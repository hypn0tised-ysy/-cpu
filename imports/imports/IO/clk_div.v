==> flow/design.v <==
`timescale 1ns / 1ps
module clk_div(input clk,
					input rst,
					input SW2,
					output reg[31:0]clkdiv,
					output Clk_CPU
					);
	always @ (posedge clk or posedge rst) begin 
		if (rst) clkdiv <= 0; else clkdiv <= clkdiv + 1'b1; end
	assign Clk_CPU=(SW2)? clkdiv[23] : clkdiv[0];
endmodule
# From RTL to reports: clk_div
# What the tools print for clk_div, step after step.
# Line numbers count from 1 in the design file above.
# Operators carry their Yosys type and port widths (W data, S select, Z words).
# Library cell names are shortened.
# A cell with - has no value.
# setup
design	clk_div
clock	clk
cell_library	sky130hd
corner	tt_025C_1v80

# After elaboration
# Source: Yosys, flattened and elaborated, memories not mapped. Widths are those after wreduce; folded enables and synchronous resets count as part of the registers. Registers that Yosys merges into a memory's read port (data or address) are not register bits. Print and check cells do not count. Equal cells are merged and count once.
# word_totals
regBits	32
in_bits	3
word_cells	3
# classes
addsub	1
n_mux	1
# op_table
op	n
$add A32 B1 Y32 const B	1
$mux W1	1

# Logic depth
# Yosys ltp: most cells in a row. Word level: on the elaborated netlist, between registers, memories and ports. Mapped: between sequential cells and ports; inverters and the memories' decode and read muxes count.
# logic_depth
word_depth	1
ABC_AREA	0
ltp_mapped	5

# Netlist
# Source: synth_stat.txt of the flow (Yosys; design flattened, memories mapped). It holds for the ABC_AREA given above (unset counts as 0); a run with the other value may have another netlist.
# by_type
cell	n	area_total_um2
dfrtp_1	32	800.768
xor2_1	19	166.41
xnor2_1	11	96.342
nand3_1	10	50.048
nor4_2	4	50.048
and4_1	5	43.792
nand2_1	10	37.536
nor4_1	6	37.536
nand3_4	2	35.034
and3_1	5	31.28
nand4_1	4	25.024
nor3_1	4	20.019
inv_1	5	18.768
buf_2	3	15.014
nor2_1	4	15.014
ha_1	1	12.512
nand3_2	1	10.01
buf_4	1	7.507
# Not listed: further types 4, cells in them 4.
# synth_totals
cells	131
yosys_area_mm2	0.0014977
ffs	32

# Worst setup path after synthesis
# OpenSTA on the mapped netlist: ideal clock, no wires. The path of least setup slack (recovery checks aside). Input and output delay are each 20% of the period. Register names are those of the netlist, which keeps one name where synthesis merged equal registers.
# synth_timing
path_kind	register to register
start	register clkdiv[0]
end	register clkdiv[26]
period_ns	1.46
setup_ns	0.079
launch_ns	0.000
arrival_time_ns	1.439
required_time_ns	1.381
slack_ns	-0.059
delay_ns	1.518
stages	6
period_less_setup_slack_ns	1.519
# "delay_ns" = arrival - input delay + setup time.
# "stages" counts driving pins, that of a launching flip-flop among them; a cell with two outputs on the path counts twice.
# "period_less_setup_slack_ns" is the clock period less the worst setup slack; recovery checks do not enter. This is arithmetic on one report: input and output delays are still those of the set period (20% each).
# Between the ends stands the longest chain of elaborated cells between them, by number of cells; it is not shown to be the way that was timed. Of several equally long chains one is given.
# Each line given opens the expression or statement behind the cell; cells for indexed reads and writes are added by Yosys, which also makes memories of some case tables.
# synth_between
path_cell_list	dfrtp_1 > ha_1 > and3_1 > nand3_2 > nor4_1 > xor2_1
elab_chain_len	1
# synth_rtl
element	line	rtl
start, declared	5	output reg[31:0]clkdiv,
start, assigned	9	if (rst) clkdiv <= 0; else clkdiv <= clkdiv + 1'b1; end
$add A32 B1 Y32	9
end, assigned	9
end, declared	5

# Timing after layout
# Path of least setup slack in the final report of record 1 (OpenROAD, finished layout, wires in). Where an end is a register, its clock arrival counts in the times.
# layout_timing
path_kind	register to output
start	register clkdiv[23]
end	output port clkdiv[23]
period_ns	1.57
out_delay_ns	0.31
launch_ns	0.28
arrival_time_ns	1.21
required_time_ns	1.26
slack_ns	0.05
stages	2
# layout_between
path_cell_list	dfrtp_2 > clkdlybuf4s50_1
elab_chain_len	0
# layout_rtl
element	line	rtl
start, declared	5	output reg[31:0]clkdiv,
start, assigned	9	if (rst) clkdiv <= 0; else clkdiv <= clkdiv + 1'b1; end
end, declared	5

# Record of 2 stored runs of the RTL-to-layout flow on clk_div, platform sky130hd. The runs are unordered. Constraints: input delay and output delay 20% of the set period each, output load 0.01 pF.
# "period_reached_ns" is the run's clock period less its worst setup slack. It is reckoned from that one timing run; input and output delays stay at 20% of the period that was set.
# "total_power_mw" is the tool's figure for a default switching activity; nothing was simulated.
# A setting shown as . is not set for that run.
# A result given as . is not shown for that run.
stored run	period_ns	CORE_UTILIZATION	CAP_MARGIN	CORE_MARGIN	SLEW_MARGIN	PLACE_DENSITY_LB_ADDON	CELL_PAD_IN_SITES_DETAIL_PLACEMENT	GPL_TIMING_DRIVEN	CTS_CLUSTER_SIZE	MIN_ROUTING_LAYER	finalCellArea_mm2	finalUtil_pct	setup_ws_ns	total_power_mw	design.die.area_mm2	yosys_chip_area_mm2	period_reached_ns
record 1	1.57	20	20	2	20	.	.	.	.	.	0.0023698	32.7	0.047	1.512	0.0081966	0.0014977	1.523
record 2	2.41	60	20	9	20	0.01	1	1	74	met1	.	.	.	.	.	.	.
# Record 2: not finished: placement ended with error DPL-0033
